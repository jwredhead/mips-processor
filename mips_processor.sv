==> flow/design.v <==
`timescale 1ns/1ps  
module alu
	#(parameter N = 32)
	(a, b, aluControl, shamt, aluResult, zero);
	input logic [N-1:0] a, b;
	input logic [3:0] aluControl;
	input logic [4:0] shamt;
	output logic [N-1:0] aluResult;
	output logic zero;
	assign zero = (aluResult == 0);
	always_comb
		case (aluControl)
			0: aluResult = a + b;
			1: aluResult = a - b;
			2: aluResult = a & b;
			3: aluResult = a | b;
			4: aluResult = ~(a | b);
			5: begin
			 if (a[N-1] && !b[N-1])
			     aluResult = 1;
			 else if (!a[N-1] && !b[N-1])
			     aluResult = a[N-2: 0] < b[N-2: 0];
			 else if (a[N-1] && b[N-1]) begin
			     aluResult = b[N-2:0] < a[N-2:0];
			 end else
			     aluResult = 0;
			end
			6: aluResult = b << shamt;
			7: aluResult = b >> shamt;
			8: aluResult = a && b;
			default: aluResult = a;
		endcase
endmodule
`timescale 1ns/1ps  
module alu_control (funct, aluop, alucontrol);
	input logic [5:0] funct;
	input logic [2:0] aluop;
	output logic [3:0] alucontrol;
	always_comb
		case (aluop)
			3'b000:	alucontrol = 4'b0000;
			3'b001:	alucontrol = 4'b0001;
			3'b010:	case(funct)
							6'b000000: alucontrol = 4'b0110;
							6'b000010: alucontrol = 4'b0111;
							6'b100000: alucontrol = 4'b0000;
							6'b100001: alucontrol = 4'b0000;
							6'b100010: alucontrol = 4'b0001;
							6'b100011: alucontrol = 4'b0001;
							6'b100100: alucontrol = 4'b0010;
							6'b100101: alucontrol = 4'b0011;
							6'b100111: alucontrol = 4'b0100;
							6'b101010: alucontrol = 4'b0101;
							6'b101011: alucontrol = 4'b0101;
							default: alucontrol = 4'b0000;
						endcase
			3'b011: 	alucontrol = 4'b1000;
			3'b100:	alucontrol = 4'b0000;
			3'b101:	alucontrol = 4'b0101;
			3'b110:	alucontrol = 4'b0010;
			3'b111:	alucontrol = 4'b0011;
		endcase
endmodule
`timescale 1ns/1ps  
module mips_control(clk, reset, op, memwrite, memread, alusrca, alusrcb, pcwrite, pcwriteCond, pcsource, memtoreg, regdst, iord, regwrite, irwrite, aluop);
	input logic clk, reset;
	input logic [5:0] op;
	output logic memwrite, memread, alusrca, pcwrite, pcwriteCond, memtoreg, regdst, iord, regwrite, irwrite;
	output logic [1:0] alusrcb, pcsource;
	output logic [2:0] aluop;
	typedef enum logic [3:0] {IF, ID, EXI, RCI, MAC, MAR, MAW, WB, EX, RC, BC, BNC, JC} statetype;
	statetype CS, NS;
	always_ff @(posedge clk)
	begin: state_ffs
		if (reset) CS <= IF;
		else CS <= NS;
	end  
	always_comb
	begin: state_table
		case (CS)
			IF: 	NS = ID;
			ID: 	casez (op)
						6'b000000: 	NS = EX;
						6'b1?????: 	NS = MAC;
						6'b000100: 	NS = BC;
						6'b000101:	NS = BNC;
						6'b00001?: 	NS = JC;
						6'b001???:	NS = EXI;
						default:		NS = IF;
					endcase
			MAC:	if (op[3]) NS = MAW;
					else NS = MAR;
			MAR:	NS = WB;
			MAW:	NS = IF;
			WB:	NS = IF;
			EX:	NS = RC;
			EXI:	NS = RCI;
			RC:	NS = IF;
			RCI:	NS = IF;
			BC:	NS = IF;
			BNC:	NS = IF;
			JC:	NS = IF;
		default: NS = IF;
		endcase
	end
	always_comb
	begin: aluop_table
		case (CS)
			IF:	aluop = 3'b000;
			ID:	aluop = 3'b000;
			MAC:	aluop = 3'b000;
			MAR:	aluop = 3'b000;
			MAW:	aluop = 3'b000;
			WB:	aluop = 3'b000;
			EX:	aluop = 3'b010;
			EXI:	case (op[2:0])
						3'b000:	aluop = 3'b100;
						3'b100:	aluop = 3'b110;
						3'b101:	aluop = 3'b111;
						3'b010:	aluop = 3'b101;
					default: aluop = 3'b000;
					endcase
			RC:	aluop = 3'b010;
			RCI:	case (op[2:0])
						3'b000:	aluop = 3'b100;
						3'b100:	aluop = 3'b110;
						3'b101:	aluop = 3'b111;
						3'b010:	aluop = 3'b101;
					default: aluop = 3'b000;
					endcase
			BC:	aluop = 3'b001;
			BNC:	aluop = 3'b011;
			JC:	aluop = 3'b000;
		default:	aluop = 3'b111;
		endcase
	end
	assign memwrite = 	(CS == MAW);
	assign memread = 		(CS == IF) || (CS == MAR) || (CS == WB);
	assign pcwrite = 		(CS == IF) || (CS == JC);
	assign pcwriteCond=	(CS == BC) || (CS == BNC);
	assign memtoreg = 	(CS == WB);
	assign regdst = 		(CS == RC);
	assign iord = 			(CS > MAC) && (CS < EX);
	assign regwrite =		(CS == RC) || (CS == RCI) || (CS == WB);
	assign irwrite = 		(CS == IF);
	assign alusrca =		(CS > ID) && (CS < JC);
	assign alusrcb = 		((CS > WB) && (CS < JC)) ? 2'b00 :
								((CS > ID) && (CS < EX)) ? 2'b10 :
								(CS == ID) ? 2'b11:
								2'b01;	
	assign pcsource =		(CS == JC) ? 2'b10 :
								((CS == BC) || (CS == BNC)) ? 2'b01 :
								2'b00;
endmodule
`timescale 1ns/1ps  
module mips_datapath (clk, reset, memdata, alusrca, alusrcb, pcwrite, pcwriteCond, pcsource, memtoreg, regdst, iord, regwrite, irwrite, alucontrol,
								addr, writedata, op, zero, funct);
	input logic clk, reset, alusrca, pcwrite, pcwriteCond, memtoreg, regdst, iord, regwrite, irwrite;
	input logic [1:0] alusrcb, pcsource;
	input logic [3:0] alucontrol;
	input logic [31:0] memdata;
	output logic zero;
	output logic [5:0] op, funct;
	output logic [31:0] addr, writedata;
	logic [31:0] pcIn, pcOut, instruct, memOut, aluInA, aluInB, aluOut, Ain, Aout, Bin, Bout, wrData, aluResult;
	logic [4:0] wrAddr, shamt;
	logic pc_enable, pcen;
	assign pcen = pcwriteCond & zero;
	assign pc_enable = pcwrite | pcen;
	register #(32) PC(clk, reset, pc_enable, pcIn, pcOut);
	register #(32) IR(clk, reset, irwrite, memdata, instruct); 
	register #(32) MDR(clk, reset, 1'b1, memdata, memOut);
	register #(32) A(clk, reset, 1'b1, Ain, Aout);
	register #(32) B(clk, reset, 1'b1, Bin, Bout);
	reg_file Registers(clk, regwrite, instruct[25:21], instruct[20:16], wrAddr, Ain, Bin, wrData);
	assign wrAddr = (regdst) ? instruct[15:11] : instruct[20:16];
	assign wrData = (memtoreg) ? memOut : aluOut;
	assign shamt = instruct[10:6];
	assign aluInA = (alusrca) ? Aout : pcOut;
	assign aluInB = (alusrcb == 2'b00) ? Bout : 
							(alusrcb == 2'b10) ? {16'h0000,instruct[15:0]} :
							(alusrcb == 2'b11) ? {16'h0000,instruct[15:0]} : 32'd1;
	alu m_alu (aluInA, aluInB, alucontrol, shamt, aluResult, zero);
	register #(32) aluOutReg(clk, reset, 1'b1, aluResult, aluOut);
	assign pcIn = (pcsource == 2'b00) ? aluResult :
						(pcsource == 2'b01) ? aluOut :
						(pcsource == 2'b10) ? {6'd0,instruct[25:0]}: 32'd0;
	assign op = instruct[31:26];
	assign funct = instruct[5:0];
	assign addr = (iord) ? aluOut : pcOut;
	assign writedata = Bout;
endmodule
module mips_processor (clk, reset, memdata, addr, memread, memwrite, writedata);
	input logic clk, reset;
	input logic [31:0] memdata;
	output logic memread, memwrite;
	output logic [31:0] addr, writedata;
	logic alusrca, pcwrite, pcwriteCond, memtoreg, regdst, iord, regwrite, irwrite, zero;
	logic [1:0] alusrcb, pcsource;
	logic [2:0] aluop;
	logic [3:0] alucontrol;
	logic [5:0] op, funct;
	mips_control control(clk, reset, op, memwrite, memread, alusrca, alusrcb, pcwrite, pcwriteCond, pcsource, memtoreg, regdst, iord, regwrite, irwrite, aluop);
	alu_control a_control(funct, aluop, alucontrol);
	mips_datapath datapath(clk, reset, memdata, alusrca, alusrcb, pcwrite, pcwriteCond, pcsource, memtoreg, regdst, iord, regwrite, irwrite, alucontrol,
								addr, writedata, op, zero, funct);
endmodule
`timescale 1ns/1ps  
module reg_file
	#(parameter N=5, M=32)
	(clk, we, rdAddr0, rdAddr1, wrAddr, rdData0, rdData1, wrData);
	input logic clk, we;
	input logic[N-1:0] rdAddr0, rdAddr1, wrAddr;
	input logic[M-1:0] wrData;
	output logic [M-1:0] rdData0, rdData1;
	logic [M-1:0] mem[2**N-1:0];
	always @(posedge clk)
		if (we) mem[wrAddr] = wrData;
	assign rdData0 = (rdAddr0 == 0) ? 0 : mem[rdAddr0];
	assign rdData1 = (rdAddr1 == 0) ? 0 : mem[rdAddr1];
endmodule
module register
	# (parameter width = 16)
	(input logic clk, reset, load_en,
		input logic [width-1:0] D,
		output logic [width-1:0] Q);
		always_ff @(posedge clk)
			if (reset) Q = 0;
			else if (load_en) Q = D;
endmodule
**Tool chain data of mips_processor**

The steps from the RTL of mips_processor to its reports follow in flow order.
Line numbers count from 1 in the design file above.
Library cell names are shortened.
Not given: -

- Top module: mips_processor
- Clock: clk
- Standard-cell library: sky130hd
- Corner: tt_025C_1v80

**After elaboration**

Yosys after proc, flatten, opt, wreduce and memory -nomap, before mapping. Enables and synchronous resets that opt folds into registers are not counted as muxes. Memory bits, and registers merged into a memory's read port (data or address), are not among the register bits. Print and check cells are not counted. Equal cells are merged and count once.
Memory sizes are those after Yosys's memory passes, which may raise the word count (mostly to a power of two), join words into wider ones and drop unused or constant bits.

- Clocked read ports x word width: 64
- Memory bits (read-only): 0
- Memory cells: 1
- Word-level cells: 132
- Bits in registers: 132
- Input port bits: 34
- Bits in latches: 0
- Memory bits (writable): 1024
- Output and inout bits: 66

- Reductions and logical operators: 35
- Eq/ne operators: 46
- Add/subtract/negate cells: 2
- $lt $le $gt $ge: 7
- Divide/modulo/power cells: 0
- Mux-type cells: 29
- Multipliers: 0
- Bitwise gates (word level): 5
- Shift-type cells: 2

Memory list:

| name | words | width | read ports | wr ports | RTL line | RTL |
|---|---|---|---|---|---|---|
| datapath.Registers.mem | 32 | 32 | 2 | 1 | 216 | `logic [M-1:0] mem[2**N-1:0];` |

Operators with widths:

| cell | count |
|---|---|
| case mux 32 bit (select 9 bit) | 1 |
| two-way mux 32 bit | 8 |
| less-than comparator 31 bit | 2 |
| case mux 4 bit (select 6 bit) | 2 |
| == test 6 bit with constant B | 7 |
| adder 32 bit | 1 |
| subtractor 32 bit | 1 |
| AND 32 bit | 1 |
| bitwise OR 32 bit | 1 |
| logical AND 32 bit | 1 |
| << shifter 32 x 5 -> 32 bit | 1 |
| >> shifter 32 x 5 -> 32 bit | 1 |
| NOT 32 bit | 1 |
| logical NOT 32 bit | 1 |
| == test 4 x 3 -> 1 bit with constant B | 8 |
| case mux 4 bit (select 7 bit) | 1 |
| two-way mux 26 bit | 1 |
| == test 4 bit with constant B | 6 |
| case mux 3 bit (select 7 bit) | 1 |
| == test 3 bit with constant B | 6 |
| == test 4 x 2 -> 1 bit with constant B | 4 |
| two-way mux 16 bit | 1 |
| case mux 3 bit (select 5 bit) | 1 |
| OR reduction 2 bit | 7 |
| == test 6 x 3 -> 1 bit with constant B | 2 |
| logical NOT 6 bit | 2 |
| case mux 3 bit (select 4 bit) | 1 |
| logical NOT 5 bit | 2 |

Other operator kinds: 22; their cells: 54.

**Logic depth**

Longest topological path by Yosys (ltp), each cell counted once; first at word level (registers and memories cut), then after technology mapping (sequential cells cut; the memories' decode and read muxes count).

- Word-level depth: 16
- ABC_AREA: 1
- Mapped depth: 43
- Gate-level depth less buffers: 40

**Mapped cells and area**

Yosys stat after the flow's synthesis: flattened, memories mapped to cells. It holds for the ABC_AREA given above (unset counts as 0); a run with the other value may have another netlist.

Cell types:

| cell type | count | total area (um2) |
|---|---|---|
| edfxtp_1 | 1024 | 3.07E+04 |
| o21ai_0 | 1174 | 5.88E+03 |
| nand2_1 | 1253 | 4.7E+03 |
| dfxtp_1 | 205 | 4.1E+03 |
| nand3_1 | 599 | 3E+03 |
| inv_1 | 691 | 2.59E+03 |
| a21oi_1 | 498 | 2492.39 |
| nor2_1 | 617 | 2.32E+03 |
| o211ai_1 | 228 | 1.71E+03 |
| clkbuf_1 | 429 | 1.61E+03 |
| ha_1 | 125 | 1564 |
| o22ai_1 | 108 | 675.648 |
| a221oi_1 | 65 | 569.296 |
| a311oi_1 | 58 | 507.987 |
| a211oi_1 | 50 | 375.36 |
| xor2_1 | 35 | 306.544 |
| buf_1 | 76 | 285.274 |
| a31oi_1 | 41 | 256.496 |

Not listed: further types 46, cells in them 362.

- Cell area after synthesis: 66408.7 um2
- Cells in the netlist: 7638
- Flip-flops: 1229

**Path before layout**

Path of least setup slack by OpenSTA after synthesis, without wires, with an ideal clock, recovery checks aside; 20% of the period is set as input and as output delay. Where synthesis merged equal registers, the netlist keeps one of their names.

- Path type: register to register
- Start: reg control.CS
- End: reg datapath.PC.Q[5]
- Buffers on the path: 2
- Path delay: 4.903 ns
- Clock period: 10.0 ns
- Slack: 5.097 ns
- Required time: 9.887 ns
- Setup time: 0.113 ns
- Time at the first pin: 0.000 ns
- Stages: 42
- Arrival time: 4.790 ns
- Period reached after synthesis: 4.903 ns

"path delay" is the arrival time less input delay plus setup time.
"stages": output pins that drive a net of the path, with the launching flip-flop's if there is one; two outputs of one cell count as two.
"period reached after synthesis" is the clock period less the worst setup slack; recovery checks do not enter. This is arithmetic on one report: input and output delays are still those of the set period (20% each).
An end named without its bit number is one bit of that signal or, where synthesis recoded a state register, one of its new flip-flops.
Between the ends stands the longest chain of elaborated cells between them, by number of cells; it is not shown to be the way that was timed. Of several equally long chains one is given.
A line is the first line of the expression or statement that the cell stems from. Yosys adds cells for indexed reads and writes and turns some case tables into memories.

- Cells stage by stage: dfxtp_1 nor2_4 nand2_4 nor2_8 inv_6 nand2_4 inv_2 buf_6 nand2_4 nand2_2 inv_1 ha_1 nand3_1 nor3_1 nand4_1 nor2_1 nand3_1 o31ai_1 [... 6 more ...] and3_1 nand2_1 nand3_1 xor2_1 nor2_1 nor3_1 nand2_1 inv_2 nand2_1 nor2_1 nand3_1 nor2_2 nand2_4 nand2_8 buf_6 nand2_1 nand2_1 nor2_1
- Cells in the longest elaborated chain: 16
- Elaborated cells on any way between the ends: 85

Ends and longest elaborated chain, post-synthesis:

| item | RTL line | RTL |
|---|---|---|
| start: declaration | 72 | `statetype CS, NS;` |
| start: assignment | 75 | `if (reset) CS <= IF;` |
| start: assignment | 76 | `else CS <= NS;` |
| > comparator 4 x 1 -> 1 bit | 148 | `((CS > ID) && (CS < EX)) ? 2'b10 :` |
| logical AND 1 bit | 148 |  |
| two-way mux 2 bit | 148 |  |
| two-way mux 2 bit | 147 | `assign alusrcb = ((CS > WB) && (CS < JC)) ? 2'b00 :` |
| == test 2 bit | 182 | `(alusrcb == 2'b11) ? {16'h0000,instruct[15:0]} : 32'd1;` |
| two-way mux 16 bit | 182 |  |
| two-way mux 32 bit | 181 | `(alusrcb == 2'b10) ? {16'h0000,instruct[15:0]} :` |
| [... 2 more ...] | - |  |
| two-way mux 1 bit | 23 | `else if (a[N-1] && b[N-1]) begin` |
| two-way mux 1 bit | 21 | `else if (!a[N-1] && !b[N-1])` |
| two-way mux 1 bit | 19 | `if (a[N-1] && !b[N-1])` |
| case mux 32 bit (select 9 bit) | 12 | `case (aluControl)` |
| logical NOT 32 bit | 10 | `assign zero = (aluResult == 0);` |
| AND 1 bit | 168 | `assign pcen = pcwriteCond & zero;` |
| bitwise OR 1 bit | 169 | `assign pc_enable = pcwrite \| pcen;` |
| end: assignment | 228 | `if (reset) Q = 0;` |
| end: assignment | 229 | `else if (load_en) Q = D;` |
| end: declaration | 226 | `output logic [width-1:0] Q);` |

**Timing after layout**

Path of least setup slack in the final report of job 1 (OpenROAD, finished layout, wires in). Where an end is a register, its clock arrival counts in the times.

- Path type: register to register
- Start: reg control.CS
- End: reg datapath.PC.Q[5]
- Setup time: 0.11 ns
- Buffers on the path: 1
- Stages: 35
- Time at the first pin: 0.76 ns
- Clock period: 7.72 ns
- Required time: 8.35 ns
- Arrival time: 8.15 ns
- Slack: 0.21 ns

An end named without its bit number is one bit of that signal or, where synthesis recoded a state register, one of its new flip-flops.

- Cells stage by stage: dfxtp_1 inv_4 nand2_4 nor2_8 nand2_4 inv_2 nor2_4 nor2_2 inv_2 nand3_2 nor2_4 nand2_1 buf_4 inv_1 nor2_1 xor2_1 ha_1 a21o_1 a21boi_0 o21bai_1 a21oi_1 or2_2 a21oi_1 nor3_1 nand3_1 nor2_1 nand2_1 nor2_1 nand2_1 nor2_2 nand2_4 nand2_8 nand2_1 nand2_1 nor2_1

Ends and longest elaborated chain, after layout:

| item | RTL line | RTL |
|---|---|---|
| start: declaration | 72 | `statetype CS, NS;` |
| start: assignment | 75 | `if (reset) CS <= IF;` |
| start: assignment | 76 | `else CS <= NS;` |
| end: assignment | 228 | `if (reset) Q = 0;` |
| end: assignment | 229 | `else if (load_en) Q = D;` |
| end: declaration | 226 | `output logic [width-1:0] Q);` |

No chain of elaborated cells between the ends is given.

==> results <==
Stored flow runs of mips_processor (2 of them; Yosys, OpenROAD, sky130hd). They differ in their settings and are not a sequence. Constraints: input delay and output delay 20% of the set period each, output load 0.01 pF.

### Job 1

Settings: `period_ns=7.72`, `CORE_UTILIZATION=59`, `SETUP_SLACK_MARGIN=-0.36`, `CORE_MARGIN=9`, `ABC_AREA=1`, `CTS_CLUSTER_SIZE=23`, `MIN_ROUTING_LAYER=met1`, `CAP_MARGIN=20`, `SLEW_MARGIN=20`

- Post-route worst hold slack: 0.447 ns
- Total die area: 124959.0 um2
- Synthesis area: 66408.7 um2
- Total negative setup slack: 0.000 ns
- Lowest setup slack: 0.208 ns
- Final design utilization: 65.9%

### Job 2

Settings: `period_ns=6.37`, `CORE_UTILIZATION=22`, `CORE_MARGIN=3`, `CELL_PAD_IN_SITES_DETAIL_PLACEMENT=0`, `TNS_END_PERCENT=100`, `GPL_TIMING_DRIVEN=1`, `CTS_CLUSTER_DIAMETER=256`, `CAP_MARGIN=20`, `SLEW_MARGIN=20`

- Post-route worst hold slack: 0.522 ns
- Total die area: 304224.0 um2
- Synthesis area: 65481.6 um2
- Total negative setup slack: -11.631 ns
- Lowest setup slack: -0.423 ns
- Final design utilization: 27.0%
